==> flow/design.v <==
module switch 
  # (parameter ADDR_WIDTH = 8,
     parameter DATA_WIDTH = 16,
     parameter ADDR_DIV = 8'h3F
    )
  ( input clk,
     input rstn,
    input vld,
    input [ADDR_WIDTH-1:0]   addr,
   input [DATA_WIDTH-1:0]   data,
   output reg [ADDR_WIDTH-1:0]   addr_a,
   output reg [DATA_WIDTH-1:0]   data_a,
   output reg [ADDR_WIDTH-1:0]   addr_b,
   output reg [DATA_WIDTH-1:0]   data_b
  );
  always @ (posedge clk) begin
    if (!rstn) begin
        addr_a <= 0;
      data_a <= 0;
      addr_b <= 0;
      data_b <= 0;
    end else begin
      if (vld) begin
        if (addr >= 0 & addr <= ADDR_DIV) begin
          addr_a <= addr;
          data_a <= data;
            addr_b <= 0;
            data_b <= 0;
        end else begin
            addr_a <= 0;
            data_a <= 0;
          addr_b <= addr;
          data_b <= data;
        end
      end
    end
  end
endmodule
Reports on switch
What the tools print for switch, step after step.
Line numbers count from 1 in the design file above.
Operators: Yosys type, input widths -> output width; for muxes data width and select width s.
Cell names lack the library's common part.
{"block": "design", "top": "switch", "clock_port": "clk", "library": "sky130hd", "pvt_corner": "tt_025C_1v80"}

Elaborated design
Yosys after proc, flatten, opt, wreduce and memory -nomap, before mapping. Enables and synchronous resets that opt folds into registers are not counted as muxes. Memory bits, and registers merged into a memory's read port (data or address), are not among the register bits. Print and check cells are not counted. Equal cells are merged and count once.
{"block": "op_classes", "cmp": 2, "n_mux": 4, "logic": 1}
{"block": "ops", "cell": "$mux 16", "count": 2}
{"block": "ops", "cell": "$mux 8", "count": 2}
{"block": "ops", "cell": "$ge 8x1->1 const B", "count": 1}
{"block": "ops", "cell": "$le 8x6->1 const B", "count": 1}
{"block": "ops", "cell": "$and 1x1->1", "count": 1}
{"block": "word_totals", "input_bits": 27, "wordCells": 11, "reg_bits": 48}

Logic depth
Longest topological path by Yosys (ltp), each cell counted once; first at word level (registers and memories cut), then after technology mapping (sequential cells cut; the memories' decode and read muxes count).
{"block": "logic_depth", "word_depth": 3, "abc_area": 0, "mapped_depth": 5, "ltp_nobuf": 2}

Mapped cells and area
The flow's flattened synthesis, as Yosys stat reports it; memories are mapped. The netlist is that of the ABC_AREA named above (0 if unset); the other value can give another one.
{"block": "mapped", "mapped_cells": 210, "n_buf": 24, "area_um2": 2434.8, "ff_cells": 48}
{"block": "types", "type": "dfxtp_1", "count": 48}
{"block": "types", "type": "o211ai_2", "count": 20}
{"block": "types", "type": "a21boi_2", "count": 20}
{"block": "types", "type": "o21a_1", "count": 22}
{"block": "types", "type": "and4bb_1", "count": 13}
{"block": "types", "type": "nand2b_1", "count": 22}
{"block": "types", "type": "nor2b_1", "count": 18}
{"block": "types", "type": "buf_12", "count": 3}
{"block": "types", "type": "buf_6", "count": 5}
{"block": "types", "type": "and4bb_2", "count": 4}
{"block": "types", "type": "buf_2", "count": 10}
{"block": "types", "type": "nor4bb_1", "count": 5}
{"block": "types", "type": "and2b_1", "count": 6}
{"block": "types", "type": "mux2i_1", "count": 2}
{"block": "types", "type": "and3b_1", "count": 2}
{"block": "types", "type": "a21boi_1", "count": 2}
{"block": "types", "type": "buf_4", "count": 2}
{"block": "types", "type": "buf_8", "count": 1}
Not listed: further types 3, cells in them 5.

Timing after synthesis
Path of least setup slack by OpenSTA after synthesis, without wires, with an ideal clock, recovery checks aside; 20% of the period is set as input and as output delay. Where synthesis merged equal registers, the netlist keeps one of their names.
{"block": "synth_path", "kind": "input port to flip-flop", "start": "input vld", "end": "register data_a[10]", "driving_pins": 4, "n_path_buf": 2, "input_delay_ns": 0.175, "tclk_ns": 0.877, "delay_ns": 0.712, "t_required_ns": 0.762, "setup_slack_ns": -0.010, "arrival_time_ns": 0.772, "synth_period_reached_ns": 0.887}
"delay_ns" is the arrival time less input delay plus setup time.
"driving_pins" counts driving pins, that of a launching flip-flop among them; a cell with two outputs on the path counts twice.
"synth_period_reached_ns" = period - worst setup slack (recovery checks aside). The figure is calculated, with input and output delays left at 20% of the set period.
A register here has more assigning lines than the two given.
{"block": "synth_between", "cell_sequence": "buf_6 > buf_2 > and2b_1 > o21a_1"}
{"block": "synth_rtl", "item": "start, declared", "line_no": 8, "rtl": "input vld,"}
{"block": "synth_rtl", "item": "end, assigned", "line_no": 19, "rtl": "data_a <= 0;"}
{"block": "synth_rtl", "item": "end, assigned", "line_no": 26, "rtl": "data_a <= data;"}
{"block": "synth_rtl", "item": "end, declared", "line_no": 12, "rtl": "output reg [DATA_WIDTH-1:0]   data_a,"}
Chain of elaborated cells between the ends: none given.

Path in the finished layout
Path of least setup slack in the final report of job 1 (OpenROAD, finished layout, wires in). Where an end is a register, its clock arrival counts in the times.
{"block": "layout_path", "kind": "flip-flop to output port", "start": "register data_b[0]", "end": "output data_b[0]", "setup_slack_ns": 0.08, "n_path_buf": 1, "output_delay_ns": 0.32, "arrival_time_ns": 1.20, "driving_pins": 2, "t_required_ns": 1.28, "tclk_ns": 1.6}
A register here has more assigning lines than the two given.
{"block": "layout_between", "cell_sequence": "dfxtp_1 > clkdlybuf4s50_1", "elab_chain_len": 0}
{"block": "layout_rtl", "item": "start, declared", "line_no": 14, "rtl": "output reg [DATA_WIDTH-1:0]   data_b"}
{"block": "layout_rtl", "item": "start, assigned", "line_no": 21, "rtl": "data_b <= 0;"}
{"block": "layout_rtl", "item": "start, assigned", "line_no": 33, "rtl": "data_b <= data;"}
{"block": "layout_rtl", "item": "end, declared", "line_no": 14}

FLOW RESULTS
============

Record of 2 stored runs of the RTL-to-layout flow on switch, platform sky130hd. The runs are unordered. Constraints: input delay and output delay 20% of the set period each, output load 0.01 pF.
"period_less_ws_ns" = clock period - worst setup slack. The figure is calculated, with input and output delays left at 20% of the set period.
By "worst_path_allowed_less_slack_ns" is meant the share of the clock period that the worst setup path is allowed (20% is reserved at inputs, 20% at outputs), minus its slack. Clock arrival times at its registers enter into it.
"design_power_uw" is the tool's figure for a default switching activity; nothing was simulated.

Job 1
==> flow/run.sh <==
#!/bin/bash
# the make line also repeats the synthesis and layout settings of config.mk as NAME=value (left out here)
make -C /OpenROAD-flow-scripts/flow DESIGN_CONFIG=/design/flow/config.mk WORK_HOME=/design/flow/orfs CLKGATE_MAP_FILE= finish
==> flow/config.mk <==
export PLATFORM = sky130hd
export DESIGN_NAME = switch
export DESIGN_NICKNAME = switch
export VERILOG_FILES = /design/flow/design.v
export SDC_FILE = /design/flow/constraint.sdc
export NUM_CORES = 4
export LEC_CHECK = 0
export CAP_MARGIN = 15
export CORE_ASPECT_RATIO = 1.43
export CORE_MARGIN = 7
export CORE_UTILIZATION = 36
export GPL_TIMING_DRIVEN = 1
export SETUP_SLACK_MARGIN = -0.16
export SLEW_MARGIN = 5
==> flow/constraint.sdc <==
create_clock -name core_clock -period 1.6 [get_ports {clk}]
set_input_delay 0.3200 -clock core_clock [delete_from_list [all_inputs] [get_ports {clk}]]
set_output_delay 0.3200 -clock core_clock [all_outputs]
set_load 0.01 [all_outputs]

==> results of job 1, as JSON <==
{
  "period_less_ws_ns": 1.522,
  "worst_path_allowed_less_slack_ns": 1.20,
  "worst_setup_path_type": "flip-flop to output port",
  "finish.stdcell_area_um2": 3265.6,
  "design.die.area_um2": 9298.8,
  "tns_ns": 0.000,
  "final_util_frac": 0.504,
  "design_power_uw": 2448,
  "worst_setup_slack_ns": 0.078,
  "fin_hold_ws_ns": 0.380,
  "post_synth_area_um2": 2434.8
}

Job 2
==> flow/run.sh <==
#!/bin/bash
# the make line also repeats the synthesis and layout settings of config.mk as NAME=value (left out here)
make -C /OpenROAD-flow-scripts/flow DESIGN_CONFIG=/design/flow/config.mk WORK_HOME=/design/flow/orfs CLKGATE_MAP_FILE= finish
==> flow/config.mk <==
export PLATFORM = sky130hd
export DESIGN_NAME = switch
export DESIGN_NICKNAME = switch
export VERILOG_FILES = /design/flow/design.v
export SDC_FILE = /design/flow/constraint.sdc
export NUM_CORES = 4
export LEC_CHECK = 0
export CAP_MARGIN = 20
export CELL_PAD_IN_SITES_GLOBAL_PLACEMENT = 1
export CORE_MARGIN = 2
export CORE_UTILIZATION = 28
export CTS_CLUSTER_DIAMETER = 357
export CTS_CLUSTER_SIZE = 99
export GPL_TIMING_DRIVEN = 1
export MAX_ROUTING_LAYER = met5
export PLACE_DENSITY = 0.46
export SETUP_SLACK_MARGIN = -0.03
export SLEW_MARGIN = 20
==> flow/constraint.sdc <==
create_clock -name core_clock -period 0.708 [get_ports {clk}]
set_input_delay 0.1416 -clock core_clock [delete_from_list [all_inputs] [get_ports {clk}]]
set_output_delay 0.1416 -clock core_clock [all_outputs]
set_load 0.01 [all_outputs]

==> results of job 2, as JSON <==
{
  "period_less_ws_ns": 0.918,
  "tns_ns": -8.880,
  "design_power_uw": 6492,
  "worst_path_allowed_less_slack_ns": 0.78,
  "worst_setup_path_type": "flip-flop to output port",
  "finish.stdcell_area_um2": 3981.3,
  "final_util_frac": 0.463,
  "post_synth_area_um2": 2434.8,
  "worst_setup_slack_ns": -0.210,
  "fin_hold_ws_ns": 0.231,
  "design.die.area_um2": 9457.6
}
